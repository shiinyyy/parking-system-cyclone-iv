==> flow/design.v <==
module  SPI(
    input   wire            sys_clk     ,
    input   wire            sys_rst     ,
    input   wire            SPI_start   ,
    input   wire    [7:0]   send_data   ,
    output  reg             SPI_CS      ,
    output  reg             SPI_MOSI    ,
    output  reg             SPI_CLK     
);
reg     [7:0]   keep_data   ;
reg     [1:0]   cnt         ;
reg     [3:0]   send_bit_cnt;
reg             endflag     ;
reg             real_endflag;
always @(posedge sys_clk or negedge sys_rst)
	if(sys_rst == 1'b0)
        keep_data <= 8'd0;
    else    if(SPI_start == 1'b1)
        keep_data <= send_data;
    else    if(send_bit_cnt == 4'd7 && cnt == 2'd0)
        keep_data <= 8'd0;
    else
        keep_data <= keep_data;
always @(posedge sys_clk or negedge sys_rst)
	if(sys_rst == 1'b0)
        cnt <= 2'd0;
    else    if(SPI_CS == 1'b0 && cnt == 2'd3)
        cnt <= 2'd0;
    else    if(SPI_CS == 1'b0)
        cnt <= cnt + 2'd1;
    else    
        cnt <= 2'd0;
always @(posedge sys_clk or negedge sys_rst)
	if(sys_rst == 1'b0)  
        SPI_CLK <= 1'b0;
    else    if(cnt == 2'd0 && SPI_CS == 1'b0)
        SPI_CLK <= 1'b0;
    else    if(cnt == 2'd2 && SPI_CS == 1'b0)
        SPI_CLK <= 1'b1;
    else    if(SPI_CS == 1'b1)
        SPI_CLK <= 1'b0;
    else
        SPI_CLK <= SPI_CLK;
always @(posedge sys_clk or negedge sys_rst)
	if(sys_rst == 1'b0) 
        SPI_CS <= 1'b1;
    else    if(SPI_start == 1'b1)
        SPI_CS <= 1'b0;
    else    if(real_endflag == 1'b1)
        SPI_CS <= 1'b1;
    else
        SPI_CS <= SPI_CS;
always @(posedge sys_clk or negedge sys_rst)
	if(sys_rst == 1'b0)
        send_bit_cnt <= 4'd0;
    else    if( (SPI_CS == 1'b0) && (cnt == 2'd0) && (send_bit_cnt == 4'd7) )
        send_bit_cnt <= 4'd0;
    else    if( (SPI_CS == 1'b0) && (cnt == 2'd0) )
        send_bit_cnt <= send_bit_cnt + 4'd1;
    else    if(SPI_CS == 1'd1)
        send_bit_cnt <= 4'd0;
    else    
        send_bit_cnt <= send_bit_cnt;
always @(posedge sys_clk or negedge sys_rst)
	if(sys_rst == 1'b0)
        SPI_MOSI <= 1'd0;
    else    if(SPI_CS == 1'b0 && cnt == 2'd0)
        SPI_MOSI <= keep_data[7 - send_bit_cnt];
    else    if(SPI_CS == 1'b1)
        SPI_MOSI <= 1'b0;
    else
        SPI_MOSI <= SPI_MOSI;
always @(posedge sys_clk or negedge sys_rst)
	if(sys_rst == 1'b0)
        endflag <= 1'b0;
    else    if(send_bit_cnt == 4'd0 && cnt == 2'd3)
        endflag <= 1'b1;
    else
        endflag <= 1'b0;
always @(posedge sys_clk or negedge sys_rst)
	if(sys_rst == 1'b0)
        real_endflag <= 1'b0;
    else    if(endflag == 1'b1)
        real_endflag <= 1'b1;
    else  
        real_endflag <= 1'b0;
endmodule
# Tool chain data of SPI
# What the tools print for SPI, step after step.
# Line numbers count from 1 in the design file above.
# Operators: Yosys type, input widths -> output width; for muxes data width and select width s.
# Library cell names are shortened.
# A cell with n/a has no value.
dict set report inputs {
  top_module {SPI}
  clk_port {sys_clk}
  library {sky130hd}
  pvt_corner {tt_025C_1v80}
}

# Word level
# Yosys after proc, flatten, opt, wreduce and memory -nomap, before mapping. Memory bits, and registers merged into a memory's read port (data or address), are not among the register bits. Print and check cells are not counted. Equal cells are merged and count once.
dict set report word_totals {
  reg_bits 19
  latch_bits 0
  mem_bits_rw 0
  romBits 0
  clocked_rd_ports_x_width 0
  memories 0
  input_bits 11
  output_inout_bits 3
  elab_cells 44
}
dict set report classes {
  n_addsub 3
  n_mul 0
  n_div 0
  n_cmp 0
  eq_ne 3
  shifts 1
  mux 15
  logic 1
  reduce_and_logical 13
}
# op n
set ops {}
lappend ops {{$mux 8} 2}
lappend ops {{$mux 4} 3}
lappend ops {{$shiftx 8x5->1} 1}
lappend ops {{$mux 1} 8}
lappend ops {{$logic_and 1x1->1} 6}
lappend ops {{$reduce_bool 2->1} 3}
lappend ops {{$reduce_bool 3->1} 2}
lappend ops {{$sub 3x4->5 const A} 1}
lappend ops {{$eq 2x2->1 const B} 2}
lappend ops {{$add 4x1->4 const B} 1}
lappend ops {{$eq 4x3->1 const B} 1}
lappend ops {{$logic_not 4->1} 1}
lappend ops {{$mux 2} 2}
lappend ops {{$add 2x1->2 const B} 1}
lappend ops {{$logic_not 2->1} 1}
lappend ops {{$not 1->1} 1}

# Logic depth
# Yosys ltp: most cells in a row. Word level: on the elaborated netlist, between registers, memories and ports. Mapped: between sequential cells and ports; inverters and the memories' decode and read muxes count.
dict set report logic_depth {
  depth_word 4
  ABC_AREA 0
  mapped_depth 6
  depth_no_buf 5
}

# Mapped cells and area
# Source: synth_stat.txt of the flow (Yosys; design flattened, memories mapped). It holds for the ABC_AREA given above (unset counts as 0); a run with the other value may have another netlist.
dict set report synth_totals {
  mapped_cells 73
  synth_area_um2 869.6
  seqArea_um2 476.7
  ffs 19
  buf_cells 5
}
# type n
set by_type {}
lappend by_type {dfrtp_1 18}
lappend by_type {a22o_1 8}
lappend by_type {ha_1 5}
lappend by_type {dfstp_2 1}
lappend by_type {mux4_2 1}
lappend by_type {nor2_1 6}
lappend by_type {a41oi_2 1}
lappend by_type {a21oi_1 3}
lappend by_type {inv_1 4}
lappend by_type {nand2b_1 2}
lappend by_type {buf_6 1}
lappend by_type {mux2_2 1}
lappend by_type {nand2_1 3}
lappend by_type {buf_2 2}
lappend by_type {mux2i_1 1}
lappend by_type {nand3_1 2}
lappend by_type {nor4bb_1 1}
lappend by_type {o311ai_1 1}
# Other cell types: 11; their cells: 12.

# Timing after synthesis
# Path of least setup slack by OpenSTA after synthesis, without wires, with an ideal clock, recovery checks aside; 20% of the period is set as input and as output delay. Where synthesis merged equal registers, the netlist keeps one of their names.
dict set report synth_path {
  path_type {reg2reg}
  from {register cnt[0]}
  to {register send_bit_cnt[3]}
  tclk_ns 1.65
  setup_ns 0.078
  launch_ns 0.000
  arrival_ns 1.250
  slack_ns 0.323
  delay_ns 1.328
  driving_pins 7
  path_buffers 1
  synth_period_reached_ns 1.327
}
# "delay_ns" is the arrival time less input delay plus setup time.
# "driving_pins" counts driving pins, that of a launching flip-flop among them; a cell with two outputs on the path counts twice.
# "synth_period_reached_ns" = period - worst setup slack (recovery checks aside). The figure is calculated, with input and output delays left at 20% of the set period.
# Between the ends stands the longest chain of elaborated cells between them, by number of cells; it is not shown to be the way that was timed. Of several equally long chains one is given.
# A line is the first line of the expression or statement that the cell stems from. Yosys adds cells for indexed reads and writes and turns some case tables into memories.
# At most two assigning lines are given for a register; there are more.
dict set report synth_via {
  path_cell_list {dfrtp_1 inv_1 ha_1 buf_2 nand4_1 or3_1 a21oi_1}
  elab_chain_len 4
}
# element line_no
set synth_lines {}
lappend synth_lines {{start, declared} 11} ;# reg     [1:0]   cnt         ;
lappend synth_lines {{start, assigned} 26} ;# cnt <= 2'd0;
lappend synth_lines {{start, assigned} 30} ;# cnt <= cnt + 2'd1;
lappend synth_lines {{$logic_not 2->1} 58} ;# else    if( (SPI_CS == 1'b0) && (cnt == 2'd0) )
lappend synth_lines {{$logic_and 1x1->1} 58}
lappend synth_lines {{$mux 4} 58}
lappend synth_lines {{$mux 4} 56} ;# else    if( (SPI_CS == 1'b0) && (cnt == 2'd0) && (send_bit_cnt == 4'd7) )
lappend synth_lines {{end, assigned} 59} ;# send_bit_cnt <= send_bit_cnt + 4'd1;
lappend synth_lines {{end, assigned} 63} ;# send_bit_cnt <= send_bit_cnt;
lappend synth_lines {{end, declared} 12} ;# reg     [3:0]   send_bit_cnt;

# Worst path after layout
# Path of least setup slack in the final report of flow run A (OpenROAD, finished layout, wires in). Where an end is a register, its clock arrival counts in the times.
dict set report layout_path {
  path_type {reg2out}
  from {register SPI_CS}
  to {output port SPI_CS}
  tclk_ns 1.53
  out_delay_ns 0.31
  launch_ns 0.30
  arrival_ns 0.97
  slack_ns 0.25
  driving_pins 2
  path_buffers 1
}
# At most two assigning lines are given for a register; there are more.
dict set report layout_via {
  path_cell_list {dfstp_2 clkbuf_2}
  elab_chain_len 0
}
# element line_no
set layout_lines {}
lappend layout_lines {{start, declared} 6} ;# output  reg             SPI_CS      ,
lappend layout_lines {{start, assigned} 46} ;# SPI_CS <= 1'b1;
lappend layout_lines {{start, assigned} 48} ;# SPI_CS <= 1'b0;
lappend layout_lines {{end, declared} 6}

Lab notebook: SPI

SPI through Yosys and OpenROAD on sky130hd: 2 stored runs, unordered, with their settings and measured results. The constraints put input and output delay at 20% of the set period each and load the outputs with 0.01 pF.
"achieved_clock_period_ns": clock period set for the run, less the worst setup slack. It is reckoned from that one timing run; input and output delays stay at 20% of the period that was set.
"worst_path_time_ns" is the time allowed to the run's worst setup path (the clock period less input and output delay, where it has them) less its slack. Clock arrival times count: a late capture clock shortens it, a late launch clock lengthens it.
"power_mw" rests on the timing tool's default activity at the inputs, not on a simulated workload.

[flow] flow run A: files
==> flow/run.sh <==
#!/bin/bash
# the make line also repeats the synthesis and layout settings of config.mk as NAME=value (left out here)
make -C /OpenROAD-flow-scripts/flow DESIGN_CONFIG=/design/flow/config.mk WORK_HOME=/design/flow/orfs CLKGATE_MAP_FILE= finish
==> flow/config.mk <==
export PLATFORM = sky130hd
export DESIGN_NAME = SPI
export DESIGN_NICKNAME = SPI
export VERILOG_FILES = /design/flow/design.v
export SDC_FILE = /design/flow/constraint.sdc
export NUM_CORES = 4
export LEC_CHECK = 0
export CAP_MARGIN = 20
export CORE_MARGIN = 2
export CORE_UTILIZATION = 40
export SETUP_SLACK_MARGIN = 0.21
export SLEW_MARGIN = 20
==> flow/constraint.sdc <==
create_clock -name core_clock -period 1.53 [get_ports {sys_clk}]
set_input_delay 0.3060 -clock core_clock [delete_from_list [all_inputs] [get_ports {sys_clk}]]
set_output_delay 0.3060 -clock core_clock [all_outputs]
set_load 0.01 [all_outputs]

[flow] flow run A: metrics
[metrics] worst_path_time_ns = 0.97
[metrics] worst_setup_path_type = reg2out
[metrics] dieArea_um2 = 2562.9
[metrics] fin_util_pct = 56.6
[metrics] timing.setup.ws_ns = 0.249
[metrics] power_mw = 1.828
[metrics] fin_tns_ns = 0.000
[metrics] final_cell_area_um2 = 1133.6
[metrics] synth_area_um2 = 869.6
[metrics] achieved_clock_period_ns = 1.281

[flow] flow run B: files
==> flow/run.sh <==
#!/bin/bash
# the make line also repeats the synthesis and layout settings of config.mk as NAME=value (left out here)
make -C /OpenROAD-flow-scripts/flow DESIGN_CONFIG=/design/flow/config.mk WORK_HOME=/design/flow/orfs CLKGATE_MAP_FILE= finish
==> flow/config.mk <==
export PLATFORM = sky130hd
export DESIGN_NAME = SPI
export DESIGN_NICKNAME = SPI
export VERILOG_FILES = /design/flow/design.v
export SDC_FILE = /design/flow/constraint.sdc
export NUM_CORES = 4
export LEC_CHECK = 0
export CAP_MARGIN = 20
export CORE_MARGIN = 4
export CORE_UTILIZATION = 58
export CTS_CLUSTER_SIZE = 58
export GPL_ROUTABILITY_DRIVEN = 1
export GPL_TIMING_DRIVEN = 0
export SETUP_SLACK_MARGIN = 0.18
export SLEW_MARGIN = 20
==> flow/constraint.sdc <==
create_clock -name core_clock -period 1.01 [get_ports {sys_clk}]
set_input_delay 0.2020 -clock core_clock [delete_from_list [all_inputs] [get_ports {sys_clk}]]
set_output_delay 0.2020 -clock core_clock [all_outputs]
set_load 0.01 [all_outputs]

[flow] flow run B: metrics
[metrics] worst_path_time_ns = 1.49
[metrics] worst_setup_path_type = reg2reg
[metrics] dieArea_um2 = 2182.8
[metrics] fin_util_pct = 93.6
[metrics] timing.setup.ws_ns = -0.484
[metrics] power_mw = 3.580
[metrics] fin_tns_ns = -6.236
[metrics] final_cell_area_um2 = 1263.7
[metrics] synth_area_um2 = 869.6
[metrics] achieved_clock_period_ns = 1.494
