==> flow/design.v <==
module counter(
    input   wire            sys_clk     ,
    input   wire            sys_rst     ,
    input   wire    [12:0]  data1       ,
    input   wire    [12:0]  data2       ,
    output  reg             cnt100_flag , 
    output  reg     [7:0]   totalpark
);
parameter   TOTALPARK = 8'd10;
parameter   CNT100_MAX = 26'd4_999_999; 
reg     [1:0]   entercount;
reg     [1:0]   outcount;
reg             enterflag;
reg             outflag;
reg     [26:0]  cnt_100ms;
initial
    begin
        totalpark = TOTALPARK;
    end
always@(posedge sys_clk or negedge sys_rst)
    if(sys_rst == 1'b0)
        cnt_100ms <= 27'd0;
    else    if(cnt_100ms == CNT100_MAX)
        cnt_100ms <= 27'd0;
    else    
        cnt_100ms <= cnt_100ms + 27'd1;
always@(posedge sys_clk or negedge sys_rst)
    if(sys_rst == 1'b0)
        cnt100_flag <= 1'b0;
    else    if(cnt_100ms == CNT100_MAX)
        cnt100_flag <= 1'b1;
    else
        cnt100_flag <= 1'b0;
always@(posedge sys_clk or negedge sys_rst)
    if(sys_rst == 1'b0)
        enterflag <= 1'b0;
    else    if(data1 < 13'd60)
        enterflag <= 1'b1;
    else    if(data1 >= 13'd60)
        enterflag <= 1'b0;
    else
        enterflag <= enterflag;
always@(posedge sys_clk or negedge sys_rst)
    if(sys_rst == 1'b0)  
        outflag <= 1'b0;
    else    if(data2 < 13'd60)
        outflag <= 1'b1;
    else    if(data2 >= 13'd60)
        outflag <= 1'b0;
    else
        outflag <= outflag;
always@(posedge sys_clk or negedge sys_rst)
    if(sys_rst == 1'b0)
        entercount <= 2'd0;
    else    if( (data1 >= 13'd60) && (enterflag == 1'b1) )
        entercount <= 2'd1;
    else    
        entercount <= 2'd0;
always@(posedge sys_clk or negedge sys_rst)
    if(sys_rst == 1'b0)
        outcount <= 2'd0;
    else    if( (data2 >= 13'd60) && (outflag == 1'b1) )
        outcount <= 2'd1;
    else
        outcount <= 2'd0;
always@(posedge sys_clk or negedge sys_rst)
    if(sys_rst == 1'b0)
        totalpark <= TOTALPARK;
    else    if(totalpark == 8'd0)
        totalpark <= totalpark + outcount;
    else
        totalpark <= (totalpark + outcount) - entercount;
endmodule  
Step by step through the tools: counter
The steps from the RTL of counter to its reports follow in flow order.
Lines are those of the file above, counted from 1.
{"block": "design", "top_module": "counter", "clk_port": "sys_clk", "lib": "sky130hd", "corner": "tt_025C_1v80"}

Word-level counts
Counts by Yosys on the flattened word-level netlist (proc, flatten, opt, wreduce; memories kept). Register bits leave out memories and registers merged into their read ports (data or address). Print and check cells are left out. Cells with the same type and inputs are merged into one.
{"block": "bits", "wordCells": 29, "register_bits": 40, "memories": 0, "mem_bits_rw": 0, "clocked_rd_ports_x_width": 0, "mem_bits_ro": 0, "out_inout_bits": 9, "latchBits": 0, "inputBits": 28}
{"block": "classes", "n_addsub": 3, "n_logic": 0, "n_mul": 0, "equal": 1, "n_reduce_logical": 5, "div_mod_pow": 0, "compare": 4, "n_mux": 9, "shift": 0}
{"block": "op_table", "cell": "27-bit by 1-bit adder with 27-bit output (second input constant)", "count": 1}
{"block": "op_table", "cell": "27-bit by 23-bit == test with 1-bit output (second input constant)", "count": 1}
{"block": "op_table", "cell": "27-bit two-way mux", "count": 1}
{"block": "op_table", "cell": "13-bit by 6-bit >= comparator with 1-bit output (second input constant)", "count": 2}
{"block": "op_table", "cell": "13-bit by 6-bit < comparator with 1-bit output (second input constant)", "count": 2}
{"block": "op_table", "cell": "8-bit by 1-bit adder with 8-bit output", "count": 1}
{"block": "op_table", "cell": "8-bit by 1-bit subtractor with 8-bit output", "count": 1}
{"block": "op_table", "cell": "8-bit logical NOT", "count": 1}
{"block": "op_table", "cell": "8-bit two-way mux", "count": 1}
{"block": "op_table", "cell": "1-bit two-way mux", "count": 7}
{"block": "op_table", "cell": "2-bit nonzero test", "count": 2}
{"block": "op_table", "cell": "1-bit logical AND", "count": 2}

Logic depth
Depth = most cells in a row (Yosys ltp): at word level without a register or memory, in the mapped netlist without a sequential cell, where the memories' decode and read muxes count.
{"block": "depth", "ltp_word": 3, "abc_area": 0, "ltp_mapped": 8, "mapped_depth_nobuf": 8}

Mapped cells and area
Yosys stat after the flow's synthesis: flattened, memories mapped to cells. It holds for the ABC_AREA given above (unset counts as 0); a run with the other value may have another netlist.
{"block": "synth_totals", "sequential_area_um2": 1003.5, "buffers": 0, "flip_flops": 40, "stdcells": 185, "synth_area_um2": 1978.1}
{"block": "types", "cell_type": "sky130_fd_sc_hd__dfrtp_1", "count": 38, "area_total_um2": 950.912}
{"block": "types", "cell_type": "sky130_fd_sc_hd__xnor2_1", "count": 19, "area_total_um2": 166.41}
{"block": "types", "cell_type": "sky130_fd_sc_hd__xor2_1", "count": 11, "area_total_um2": 96.342}
{"block": "types", "cell_type": "sky130_fd_sc_hd__nand2_1", "count": 19, "area_total_um2": 71.318}
{"block": "types", "cell_type": "sky130_fd_sc_hd__ha_1", "count": 5, "area_total_um2": 62.56}
{"block": "types", "cell_type": "sky130_fd_sc_hd__nor2_1", "count": 15, "area_total_um2": 56.304}
{"block": "types", "cell_type": "sky130_fd_sc_hd__nand3_1", "count": 11, "area_total_um2": 55.053}
{"block": "types", "cell_type": "sky130_fd_sc_hd__dfstp_2", "count": 2, "area_total_um2": 52.55}
{"block": "types", "cell_type": "sky130_fd_sc_hd__nor4_1", "count": 6, "area_total_um2": 37.536}
{"block": "types", "cell_type": "sky130_fd_sc_hd__and4_1", "count": 4, "area_total_um2": 35.034}
{"block": "types", "cell_type": "sky130_fd_sc_hd__a31oi_1", "count": 5, "area_total_um2": 31.28}
{"block": "types", "cell_type": "sky130_fd_sc_hd__nand3_2", "count": 3, "area_total_um2": 30.029}
{"block": "types", "cell_type": "sky130_fd_sc_hd__nor3_1", "count": 6, "area_total_um2": 30.029}
{"block": "types", "cell_type": "sky130_fd_sc_hd__a2111oi_4", "count": 1, "area_total_um2": 27.526}
{"block": "types", "cell_type": "sky130_fd_sc_hd__a21oi_1", "count": 5, "area_total_um2": 25.024}
{"block": "types", "cell_type": "sky130_fd_sc_hd__and3_1", "count": 4, "area_total_um2": 25.024}
{"block": "types", "cell_type": "sky130_fd_sc_hd__nand4_1", "count": 4, "area_total_um2": 25.024}
{"block": "types", "cell_type": "sky130_fd_sc_hd__nor4_2", "count": 2, "area_total_um2": 25.024}
Other cell types: 14; their cells: 25.

Timing after synthesis
Path of least setup slack by OpenSTA after synthesis, without wires, with an ideal clock, recovery checks aside; 20% of the period is set as input and as output delay. Where synthesis merged equal registers, the netlist keeps one of their names.
{"block": "synth_timing", "path_type": "reg2reg", "startpoint": "register totalpark[0]", "endpoint": "register totalpark[7]", "path_delay_ns": 1.963, "setup_slack_ns": 0.826, "path_buffers": 0, "setup_ns": 0.126, "launch_ns": 0.000, "tclk_ns": 2.79, "stages": 8, "t_arrival_ns": 1.837, "t_required_ns": 2.664, "period_less_setup_slack_ns": 1.964}
"path_delay_ns" is the arrival time less input delay plus setup time.
"stages" counts driving pins, that of a launching flip-flop among them; a cell with two outputs on the path counts twice.
"period_less_setup_slack_ns" = period - worst setup slack (recovery checks aside). The figure is calculated, with input and output delays left at 20% of the set period.
Between the ends stands the longest chain of elaborated cells between them, by number of cells; it is not shown to be the way that was timed. Of several equally long chains one is given.
Each line given opens the expression or statement behind the cell; cells for indexed reads and writes are added by Yosys, which also makes memories of some case tables.
At most two assigning lines are given for a register; there are more.
{"block": "synth_between", "cell_sequence": "sky130_fd_sc_hd__dfrtp_1 sky130_fd_sc_hd__ha_1 sky130_fd_sc_hd__ha_1 sky130_fd_sc_hd__xor2_1 sky130_fd_sc_hd__a2111oi_4 sky130_fd_sc_hd__nand3_2 sky130_fd_sc_hd__mux2i_1 sky130_fd_sc_hd__xnor2_1", "elab_chain_len": 3, "cone_cells": 4, "classes_between": "add/sub: 2; mux: 1; reduce/logical: 1"}
{"block": "synth_rtl", "item": "from (decl)", "line": 7, "rtl": "output  reg     [7:0]   totalpark"}
{"block": "synth_rtl", "item": "from (assign)", "line": 70, "rtl": "totalpark <= totalpark + outcount;"}
{"block": "synth_rtl", "item": "from (assign)", "line": 72, "rtl": "totalpark <= (totalpark + outcount) - entercount;"}
{"block": "synth_rtl", "item": "8-bit by 1-bit adder with 8-bit output", "line": 72}
{"block": "synth_rtl", "item": "8-bit by 1-bit subtractor with 8-bit output", "line": 72}
{"block": "synth_rtl", "item": "8-bit two-way mux", "line": 69, "rtl": "else    if(totalpark == 8'd0)"}
{"block": "synth_rtl", "item": "to (assign)", "line": 70}
{"block": "synth_rtl", "item": "to (assign)", "line": 72}
{"block": "synth_rtl", "item": "to (decl)", "line": 7}

Worst path after layout
Path of least setup slack in the final report of run 1 (OpenROAD, finished layout, wires in). Where an end is a register, its clock arrival counts in the times.
{"block": "layout_timing", "path_type": "reg2reg", "startpoint": "register outcount", "endpoint": "register totalpark[7]", "setup_ns": 0.11, "path_buffers": 0, "t_arrival_ns": 2.03, "t_required_ns": 2.12, "tclk_ns": 1.95, "setup_slack_ns": 0.09, "stages": 9, "launch_ns": 0.28}
Between the ends stands the longest chain of elaborated cells between them, by number of cells; it is not shown to be the way that was timed. Of several equally long chains one is given.
At most two assigning lines are given for a register; there are more.
{"block": "layout_between", "cell_sequence": "sky130_fd_sc_hd__dfrtp_1 sky130_fd_sc_hd__ha_4 sky130_fd_sc_hd__inv_1 sky130_fd_sc_hd__ha_2 sky130_fd_sc_hd__inv_1 sky130_fd_sc_hd__a2111oi_4 sky130_fd_sc_hd__nand3_2 sky130_fd_sc_hd__mux2i_2 sky130_fd_sc_hd__xnor2_1", "elab_chain_len": 3, "cone_cells": 3, "classes_between": "add/sub: 2; mux: 1"}
{"block": "layout_rtl", "item": "from (assign)", "line": 61, "rtl": "outcount <= 2'd0;"}
{"block": "layout_rtl", "item": "from (assign)", "line": 63, "rtl": "outcount <= 2'd1;"}
{"block": "layout_rtl", "item": "8-bit by 1-bit adder with 8-bit output", "line": 72, "rtl": "totalpark <= (totalpark + outcount) - entercount;"}
{"block": "layout_rtl", "item": "8-bit by 1-bit subtractor with 8-bit output", "line": 72}
{"block": "layout_rtl", "item": "8-bit two-way mux", "line": 69, "rtl": "else    if(totalpark == 8'd0)"}
{"block": "layout_rtl", "item": "to (assign)", "line": 70, "rtl": "totalpark <= totalpark + outcount;"}
{"block": "layout_rtl", "item": "to (assign)", "line": 72}
{"block": "layout_rtl", "item": "to (decl)", "line": 7, "rtl": "output  reg     [7:0]   totalpark"}

==> results <==
Settings and measured results of 2 stored flow runs for module counter (sky130hd), not sorted in any way. The constraints put input and output delay at 20% of the set period each and load the outputs with 0.01 pF.
"achieved_period_ns" is the run's clock period less its worst setup slack. It is reckoned from that one timing run; input and output delays stay at 20% of the period that was set.
"worst_setup_path_time_ns" means the part of the period allowed to the worst setup path (the constraints hold back 20% at inputs and 20% at outputs) less its slack; where the path has registers, the arrival times of their clocks count too.
"fin_power_mw": no workload was simulated; the value follows from the tool's default switching activity.

{"run": "run 1", "settings": { "period_ns": 1.95, "CORE_UTILIZATION": 36, "PLACE_DENSITY": 0.73, "CORE_MARGIN": 3, "CELL_PAD_IN_SITES_GLOBAL_PLACEMENT": 3, "TNS_END_PERCENT": 50, "ABC_AREA": 0, "CAP_MARGIN": 20, "SLEW_MARGIN": 20 }, "results": { "post_route_util_frac": 0.494, "worst_setup_path_time_ns": 1.86, "worstPathKind": "reg2reg", "die_um2": 6420.0, "fin_power_mw": 1.890, "achieved_period_ns": 1.857, "setupTns_ns": 0.000, "yosys_chip_area_um2": 1978.1, "finish.stdcell_area_um2": 2572.5, "setup_ws_ns": 0.093 }}
{"run": "run 2", "settings": { "period_ns": 1.41, "CORE_UTILIZATION": 55, "SETUP_SLACK_MARGIN": 0.37, "CORE_MARGIN": 7, "CELL_PAD_IN_SITES_GLOBAL_PLACEMENT": 3, "GPL_ROUTABILITY_DRIVEN": 1, "CTS_CLUSTER_SIZE": 73, "CAP_MARGIN": 25, "MAX_ROUTING_LAYER": "met4", "SLEW_MARGIN": 20 }, "outcome": "incomplete, placement halted on GPL-0301"}
